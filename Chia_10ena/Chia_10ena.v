==> flow/design.v <==
`timescale 1ns / 1ps
module Chia_10(
    input ckht,
    output  ena2hz, ena5hz, ena1hz, ena20hz,
    output  ena50hz, ena100hz, ena1khz
    );
integer d2hz_r, d2hz_n;  
integer d5hz_r, d5hz_n;  
integer d1hz_r, d1hz_n;  
integer d20hz_r, d20hz_n;  
integer d50hz_r, d50hz_n;  
integer d100hz_r, d100hz_n;  
integer d1khz_r, d1khz_n;  
parameter N = 50000000;
initial
    begin
    d2hz_n = 0; d2hz_r = 0;
    d5hz_n = 0; d5hz_r = 0;
    d1hz_n = 0; d1hz_r = 0;
    d20hz_n = 0; d20hz_r = 0;
    d50hz_n = 0; d50hz_r = 0;
    d100hz_n = 0; d100hz_r = 0;
    d1khz_n = 0; d1khz_r = 0;
    end
always @(negedge ckht)
    begin
        d2hz_r = d2hz_n;
        d5hz_r = d5hz_n;
        d1hz_r = d1hz_n;
        d20hz_r = d20hz_n;
        d50hz_r = d50hz_n;
        d100hz_r = d100hz_n;
        d1khz_r = d1khz_n;    
    end
always @* 
    begin
        d1hz_n = d1hz_r;
        if(d1hz_r == N-1)   d1hz_n = 0;
        else
            d1hz_n = d1hz_r +1;
        d2hz_n = d2hz_r;
        if(d2hz_r == N/2 -1)    d2hz_n = 0;
        else
            d2hz_n = d2hz_r +1;
        d5hz_n = d5hz_r;
        if(d5hz_r == N/5 -1)    d5hz_n = 0;
        else
            d5hz_n = d5hz_r +1;
        d20hz_n = d20hz_r;
        if(d20hz_r == N/20 -1)    d20hz_n = 0;
        else
             d20hz_n = d20hz_r +1;
        d50hz_n = d50hz_r;
        if(d50hz_r == N/50 -1)    d50hz_n = 0;
        else
            d50hz_n = d50hz_r +1;
         d100hz_n = d100hz_r;
         if(d100hz_r == N/100 -1)    d100hz_n = 0;
         else
             d100hz_n = d100hz_r +1;              
         d1khz_n = d1khz_r;
         if(d1khz_r == N/1000 -1)    d1khz_n = 0;
         else
             d1khz_n = d1khz_r +1;   
    end
assign ena1hz = (d1hz_r == N/2) ? 1'b1: 1'b0;
assign ena2hz = (d1hz_r == N/(2*2)) ? 1'b1: 1'b0;
assign ena5hz = (d1hz_r == N/(2*5)) ? 1'b1: 1'b0;
assign ena20hz = (d1hz_r == N/(2*20)) ? 1'b1: 1'b0;
assign ena50hz = (d1hz_r == N/(2*50)) ? 1'b1: 1'b0;
assign ena100hz = (d1hz_r == N/(2*100)) ? 1'b1: 1'b0;
assign ena1khz = (d1hz_r == N/(2*1000)) ? 1'b1: 1'b0;
endmodule
`timescale 1ns / 1ps
module Chia_10ena(
    input   ckht,
    input   [1:0] sw,
    output  ena2hz, ena5hz, ena1khz, ena_db
    );
wire ena1hz;
wire ena20hz;
wire ena50hz;
wire ena100hz;
Chia_10     IIC (
            .ckht(ckht),
            .ena2hz(ena2hz),
            .ena5hz(ena5hz),
            .ena1khz(ena1khz),
            .ena1hz(ena1hz),
            .ena20hz(ena20hz),
            .ena50hz(ena50hz),
            .ena100hz(ena100hz)
            );
Dahop_4kenh_1bit    IIC2    (
            .ena1hz(ena1hz),
            .ena20hz(ena20hz),
            .ena50hz(ena50hz),
            .ena100hz(ena100hz),
            .sw(sw[1:0])
            );
endmodule
`timescale 1ns / 1ps
module Dahop_4kenh_1bit(
    input   ena1hz, ena20hz, ena50hz, ena100hz,
    input   [1:0] sw,
    output  ena_db
    );
assign ena_db = (sw == 2'b00) ? ena1hz : (sw == 2'b01) ? ena20hz : (sw == 2'b10) ? ena50hz : ena100hz;   
endmodule
### From RTL to reports: Chia_10ena

Tool output for the design above, in the order of the flow.
Lines are those of the file above, counted from 1.
The mark n/a stands for no value.

* design top: Chia_10ena
* clock: ckht
* library: sky130hd
* corner: tt_025C_1v80

### Word-level counts

Counts by Yosys on the flattened word-level netlist (proc, flatten, opt, wreduce; memories kept). Register bits leave out memories and registers merged into their read ports (data or address); mux counts leave out enables and synchronous resets folded into registers. Print and check cells are left out. Cells with the same type and inputs are merged into one.

* cells after elaboration: 9
* input bits: 3
* output and inout port bits: 4
* flip-flop bits (word level): 32

* add/sub/neg operators: 1
* equal/unequal tests: 4
* muxes and demuxes: 3

Operators with widths (count)
* 32-bit by 16-bit equality test with 1-bit output (second input constant): 1
* 32-bit by 2-bit adder with 32-bit output (second input constant): 1
* 32-bit by 24-bit equality test with 1-bit output (second input constant): 1
* 32-bit by 25-bit equality test with 1-bit output (second input constant): 1
* 32-bit by 27-bit equality test with 1-bit output (second input constant): 1
* 1-bit two-way mux: 3

### Depth

Longest topological path by Yosys (ltp), each cell counted once; first at word level (registers and memories cut), then after technology mapping (sequential cells cut; the memories' decode and read muxes count).

* word-level depth: 2
* ABC_AREA: 0
* depth in mapped cells: 7
* depth with buffers taken out: 6

### Mapped cells and area

Source: synth_stat.txt of the flow (Yosys; design flattened, memories mapped). It holds for the ABC_AREA given above (unset counts as 0); a run with the other value may have another netlist.

* area of sequential cells: 640.6 um^2
* mapped area: 1719.1 um^2
* buffer cells: 9
* flip-flops: 32
* cell count: 187

Cell types
* sky130_fd_sc_hd__dfxtp_1: count 32, area in all 640.614 um^2
* sky130_fd_sc_hd__xor2_1: count 11, area in all 96.342 um^2
* sky130_fd_sc_hd__xnor2_1: count 9, area in all 78.826 um^2
* sky130_fd_sc_hd__nand3_1: count 14, area in all 70.067 um^2
* sky130_fd_sc_hd__or4_1: count 9, area in all 67.565 um^2
* sky130_fd_sc_hd__nand4_1: count 10, area in all 62.56 um^2
* sky130_fd_sc_hd__nand2_1: count 16, area in all 60.058 um^2
* sky130_fd_sc_hd__o31ai_1: count 7, area in all 52.55 um^2
* sky130_fd_sc_hd__nand4_4: count 2, area in all 42.541 um^2
* sky130_fd_sc_hd__nor2_1: count 11, area in all 41.29 um^2
* sky130_fd_sc_hd__a21oi_1: count 8, area in all 40.038 um^2
* sky130_fd_sc_hd__buf_4: count 4, area in all 30.029 um^2
* sky130_fd_sc_hd__and4_1: count 3, area in all 26.275 um^2
* sky130_fd_sc_hd__and3_1: count 4, area in all 25.024 um^2
* sky130_fd_sc_hd__ha_1: count 2, area in all 25.024 um^2
* sky130_fd_sc_hd__nor4_1: count 4, area in all 25.024 um^2
* sky130_fd_sc_hd__nor4b_4: count 1, area in all 23.773 um^2
* sky130_fd_sc_hd__buf_6: count 2, area in all 22.522 um^2

Not listed: further types 24, cells in them 38.
By module: a second synthesis without flattening, with its own total; a netlist apart from the flattened one above.

* cell total of the unflattened synthesis: 228
* area total of the unflattened synthesis: 1856.8 um^2

Each row is one instance without its submodules.

Modules
* Chia_10: times used 1, sequential area 640.6 um^2, area 1845.5 um^2, cells 226
* Chia_10ena: times used 1, sequential area 0.0 um^2, area 11.3 um^2, cells 2

Measured results for Chia_10ena: 2 stored runs of the Yosys and OpenROAD flow on sky130hd. The settings differ; the order carries no meaning. The constraints put input and output delay at 20% of the set period each and load the outputs with 0.01 pF.
"total power of the final layout": no workload was simulated; the value follows from the tool's default switching activity.

### Flow run A

==> flow/run.sh <==
#!/bin/bash
# the make line also repeats the synthesis and layout settings of config.mk as NAME=value (left out here)
make -C /OpenROAD-flow-scripts/flow DESIGN_CONFIG=/design/flow/config.mk WORK_HOME=/design/flow/orfs CLKGATE_MAP_FILE= finish
==> flow/config.mk <==
export PLATFORM = sky130hd
export DESIGN_NAME = Chia_10ena
export DESIGN_NICKNAME = Chia_10ena
export VERILOG_FILES = /design/flow/design.v
export SDC_FILE = /design/flow/constraint.sdc
export NUM_CORES = 4
export LEC_CHECK = 0
export CAP_MARGIN = 20
export CELL_PAD_IN_SITES_GLOBAL_PLACEMENT = 3
export CORE_MARGIN = 2
export CORE_UTILIZATION = 58
export CTS_CLUSTER_SIZE = 37
export GPL_ROUTABILITY_DRIVEN = 1
export MAX_ROUTING_LAYER = met4
export PLACE_DENSITY_LB_ADDON = 0.15
export SETUP_SLACK_MARGIN = 0.91
export SLEW_MARGIN = 30
export TNS_END_PERCENT = 10
==> flow/constraint.sdc <==
create_clock -name core_clock -period 4.52 [get_ports {ckht}]
set_input_delay 0.9040 -clock core_clock [delete_from_list [all_inputs] [get_ports {ckht}]]
set_output_delay 0.9040 -clock core_clock [all_outputs]
set_load 0.01 [all_outputs]

Outcome of flow run A: no results, placement failed with FLW-0024

### Flow run B

==> flow/run.sh <==
#!/bin/bash
# the make line also repeats the synthesis and layout settings of config.mk as NAME=value (left out here)
make -C /OpenROAD-flow-scripts/flow DESIGN_CONFIG=/design/flow/config.mk WORK_HOME=/design/flow/orfs CLKGATE_MAP_FILE= finish
==> flow/config.mk <==
export PLATFORM = sky130hd
export DESIGN_NAME = Chia_10ena
export DESIGN_NICKNAME = Chia_10ena
export VERILOG_FILES = /design/flow/design.v
export SDC_FILE = /design/flow/constraint.sdc
export NUM_CORES = 4
export LEC_CHECK = 0
export CAP_MARGIN = 20
export CELL_PAD_IN_SITES_GLOBAL_PLACEMENT = 2
export CORE_MARGIN = 2
export CORE_UTILIZATION = 36
export GPL_ROUTABILITY_DRIVEN = 0
export PLACE_DENSITY_LB_ADDON = 0.09
export SLEW_MARGIN = 20
export TNS_END_PERCENT = 60
==> flow/constraint.sdc <==
create_clock -name core_clock -period 6.36 [get_ports {ckht}]
set_input_delay 1.2720 -clock core_clock [delete_from_list [all_inputs] [get_ports {ckht}]]
set_output_delay 1.2720 -clock core_clock [all_outputs]
set_load 0.01 [all_outputs]

Results of flow run B:
- Chip area in the Yosys report: 1719.1 um^2
- Setup total negative slack: 0 ps
- Setup slack of the worst path: 1 ps
- Worst hold slack in the final report: 540 ps
- Standard-cell area of the final layout: 2234.6 um^2
- Total die area: 5344.3 um^2
- Total power of the final layout: 423.4 µW
- Utilization of the finished layout: 47.9%
